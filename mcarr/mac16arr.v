==> flow/design.v <==
module mac16arr(ac_val,cout,a,b,clk,rst,en);
	output reg[15:0]ac_val;
	output cout;
	input [7:0]a,b;
   input clk,rst,en;
	wire [15:0]p,s;
   reg [15:0] pipo;
   reg [15:0] product;	
	array8 v1(p,a,b);
	rca16bit s1(s,cout,pipo,product,1'b0);
	always@(posedge clk)
    	   if(rst)
      	   ac_val= 16'h0000;
    	   else if(en)
        	 begin
        	 ac_val =s; 
        	end
   	always@(negedge clk)
    	 if(rst)
      	 product = 16'h0000;
     	else if(en)
       	begin
          	  product = p;
      	 end
  	  always@(posedge clk)
    	 if(rst)
     	  pipo = 16'h0000;
    	 else if(en)
     	  pipo = s;
endmodule
module array8(t,a,b);
input [7:0]a,b;
output [15:0]t;
wire [7:0]w,w1,w2,w3,w4,w5,w6;
wire ca1,ca2,c,ca3;
array4 x1(w[7:0],a[3:0],b[3:0]);
array4 x2(w1[7:0],a[3:0],b[7:4]);
array4 x3(w2[7:0],a[7:4],b[3:0]);
array4 x4(w3[7:0],a[7:4],b[7:4]);
assign t[3:0]=w[3:0];
rca8bit n1(w4[7:0],ca1,w1[7:0],w2[7:0],1'b0);
rca8bit n2(w5[7:0],ca2,{4'b0,w[7:4]},w4[7:0],1'b0);
assign t[7:4]=w5[3:0];
rca8bit n3(w6[7:0],ca3,w3[7:0],{3'b0,ca1,w5[7:4]},1'b0);
assign t[15:8]=w6[7:0];
endmodule
module array4(x,a,b);
input [3:0]a,b;
output [7:0]x;
wire [32:1]w;
and (x[0],a[0],b[0]);
and (w[1],a[1],b[0]);
and (w[2],a[0],b[1]);
hag h1(x[1],w[3],w[1],w[2]);
and (w[4],a[2],b[0]);
and (w[5],a[1],b[1]);
fag h2(w[6],w[9],w[5],w[4],w[3]);
and (w[7],a[0],b[2]);
hag h3(x[2],w[8],w[7],w[6]);
and (w[10],a[3],b[0]);
and (w[11],a[2],b[1]);
fag h4(w[12],w[15],w[11],w[10],w[9]);
and (w[18],a[1],b[2]);
fag h5(w[14],w[16],w[12],w[18],w[8]);
and (w[13],a[0],b[3]);
hag h6(x[3],w[17],w[14],w[13]);
and (w[23],a[3],b[1]);
hag h7(w[22],w[24],w[23],w[15]);
and (w[19],a[2],b[2]);
fag h8(w[21],w[26],w[22],w[19],w[16]);
and (w[20],a[1],b[3]);
fag h9(x[4],w[27],w[21],w[20],w[17]);
and (w[25],a[3],b[2]);
fag h10(w[29],w[32],w[24],w[25],w[26]);
and (w[28],a[2],b[3]);
fag h11(x[5],w[30],w[29],w[28],w[27]);
and (w[31],a[3],b[3]);
fag h12(x[6],x[7],w[32],w[31],w[30]);
endmodule
module hag(s,c,a,b);
input a,b;
output s,c;
xor a1(s,a,b);
and a2(c,a,b);
endmodule
module andg(output y,input a,b);
and a1(y,a,b);
endmodule
module fag(s,c,a,b,cin);
input a,b,cin;
output s,c;
wire [3:1]w;
xor x1(w[1],a,b);
and x2(w[2],a,b);
xor x3(s,w[1],cin);
and x4(w[3],cin,w[1]);
or x5(c,w[2],w[3]);
endmodule
module rca16bit(s,cout,a,b,cin);
input [15:0]a,b;
output [15:0]s;
input cin;
output cout;
wire cw;
rca8bit r0(s[7:0],cw,a[7:0],b[7:0],1'b0);
rca8bit r1(s[15:8],cout,a[15:8],b[15:8],cw);
endmodule
module rca8bit(s,cout,a,b,cin);
input [7:0]a,b;input cin;
output [7:0]s;
output cout;
wire [7:1]w;
fag x1(s[0],w[1],a[0],b[0],cin);
fag x2(s[1],w[2],a[1],b[1],w[1]);
fag x3(s[2],w[3],a[2],b[2],w[2]);
fag x4(s[3],w[4],a[3],b[3],w[3]);
fag x5(s[4],w[5],a[4],b[4],w[4]);
fag x6(s[5],w[6],a[5],b[5],w[5]);
fag x7(s[6],w[7],a[6],b[6],w[6]);
fag x8(s[7],cout,a[7],b[7],w[7]);
endmodule
== Reports on mac16arr ==
The steps from the RTL of mac16arr to its reports follow in flow order.
Lines are those of the file above, counted from 1.
Operators: Yosys type, input widths -> output width; for muxes data width and select width s.
Cell names lack the library's common part.
The mark - stands for no value.
Set-up
  design top: mac16arr
  clock port: clk
  cell library: sky130hd
  library corner: tt_025C_1v80

== Elaborated design ==
Yosys after proc, flatten, opt, wreduce and memory -nomap, before mapping. Enables and synchronous resets that opt folds into registers are not counted as muxes. Memory bits, and registers merged into a memory's read port (data or address), are not among the register bits. Print and check cells are not counted. Equal cells are merged and count once.
Word-level totals
  elaborated cells: 423
  flip-flop bits (word level): 32
  input bits: 19
  output and inout port bits: 17
Operators by class
  bitwise operators: 421
Operators by type and width (number)
  $and 1x1->1: 211
  $xor 1x1->1: 149
  $or 1x1->1: 61

== Logic depth ==
Depth = most cells in a row (Yosys ltp): at word level without a register or memory, in the mapped netlist without a sequential cell, where the memories' decode and read muxes count.
Logic depth
  depth after elaboration: 34
  ABC_AREA: 0
  mapped depth: 25
  depth with buffers taken out: 25

== Mapped cells and area ==
Source: synth_stat.txt of the flow (Yosys; design flattened, memories mapped). It holds for the ABC_AREA given above (unset counts as 0); a run with the other value may have another netlist.
The area totals of this step are shown rounded.
Cell types
  fa_1: number 61, total area 1.22E+03 um^2
  dfxtp_1: number 32, total area 640.614 um^2
  ha_1: number 25, total area 312.8 um^2
  mux2i_1: number 29, total area 290.278 um^2
  and2_1: number 45, total area 281.52 um^2
  inv_1: number 65, total area 243.984 um^2
  buf_4: number 16, total area 120.115 um^2
  nor2_1: number 30, total area 112.608 um^2
  nand2_1: number 18, total area 67.565 um^2
  buf_12: number 3, total area 60.058 um^2
  xnor2_1: number 2, total area 17.517 um^2
  buf_2: number 3, total area 15.014 um^2
  a211oi_2: number 1, total area 12.512 um^2
  buf_6: number 1, total area 11.261 um^2
  a21oi_2: number 1, total area 8.758 um^2
  a22o_1: number 1, total area 8.758 um^2
  nand2b_1: number 1, total area 6.256 um^2
  nor2_2: number 1, total area 6.256 um^2
Not listed: further types 3, cells in them 3.
Synthesis totals
  buffer cells: 24
  area of sequential cells: 0.0006406 mm^2
  cells in the netlist: 338
  mapped area: 0.003452 mm^2
  flip-flops: 32
The figures by module come from a second, unflattened synthesis with its own total; it is not the netlist above.
Unflattened totals
  cell total of the unflattened synthesis: 259
  area total of the unflattened synthesis: 0.003221 mm^2
Rows give one instance, submodules left out.
Modules
  fag: times used 72, cells 1, sequential area 0 mm^2, area 0.00002 mm^2
  mac16arr: times used 1, cells 105, sequential area 0.0006406 mm^2, area 0.001171 mm^2
  array4: times used 4, cells 16, sequential area 0 mm^2, area 0.0001001 mm^2
  hag: times used 16, cells 1, sequential area 0 mm^2, area 0.0000125 mm^2
  array8: times used 1, cells 1, sequential area 0 mm^2, area 0.0000038 mm^2
  rca16bit: times used 1, cells 1, sequential area 0 mm^2, area 0.0000038 mm^2
  rca8bit: times used 5, cells 0, sequential area 0 mm^2, area 0 mm^2

--- measured runs ---
Below are 2 stored runs of the flow (Yosys, OpenROAD; platform sky130hd) on mac16arr, each with its settings and what was measured, unordered. Constraints: input delay and output delay 20% of the set period each, output load 0.01 pF.
By "total power of the final layout" is meant OpenSTA's value without simulated activity: inputs other than the clock are taken to toggle once in ten clock periods, and the tool carries that through the logic.
The measured numbers are rounded.

==> stored run 1: settings <==
{ "period_ns": 27.6, "CORE_UTILIZATION": 72, "SETUP_SLACK_MARGIN": 0.87, "PLACE_DENSITY_LB_ADDON": 0.12, "CORE_MARGIN": 3, "TNS_END_PERCENT": 85, "ABC_AREA": 0, "CAP_MARGIN": 10, "SLEW_MARGIN": 15 }
==> stored run 1: results <==
total power of the final layout: 0.2409 mW
worst setup slack after layout: 1057 ps
chip area in the Yosys report: 0.003452 mm^2
post-route utilization: 86.2%
worst hold slack after layout: 481 ps
final setup TNS: 0 ps
die footprint: 0.005661 mm^2

==> stored run 2: settings <==
{ "period_ns": 24.5, "CORE_UTILIZATION": 25, "SETUP_SLACK_MARGIN": 4.27, "PLACE_DENSITY_LB_ADDON": 0.18, "CELL_PAD_IN_SITES_DETAIL_PLACEMENT": 0, "TNS_END_PERCENT": 75, "GPL_TIMING_DRIVEN": 0, "GPL_ROUTABILITY_DRIVEN": 0, "CTS_CLUSTER_SIZE": 21, "CAP_MARGIN": 15, "SLEW_MARGIN": 30, "MIN_ROUTING_LAYER": "met2", "CORE_MARGIN": 2 }
==> stored run 2: results <==
total power of the final layout: 0.3253 mW
worst setup slack after layout: 1161 ps
chip area in the Yosys report: 0.003452 mm^2
post-route utilization: 33.7%
worst hold slack after layout: 482 ps
final setup TNS: 0 ps
die footprint: 0.01476 mm^2
--- end ---
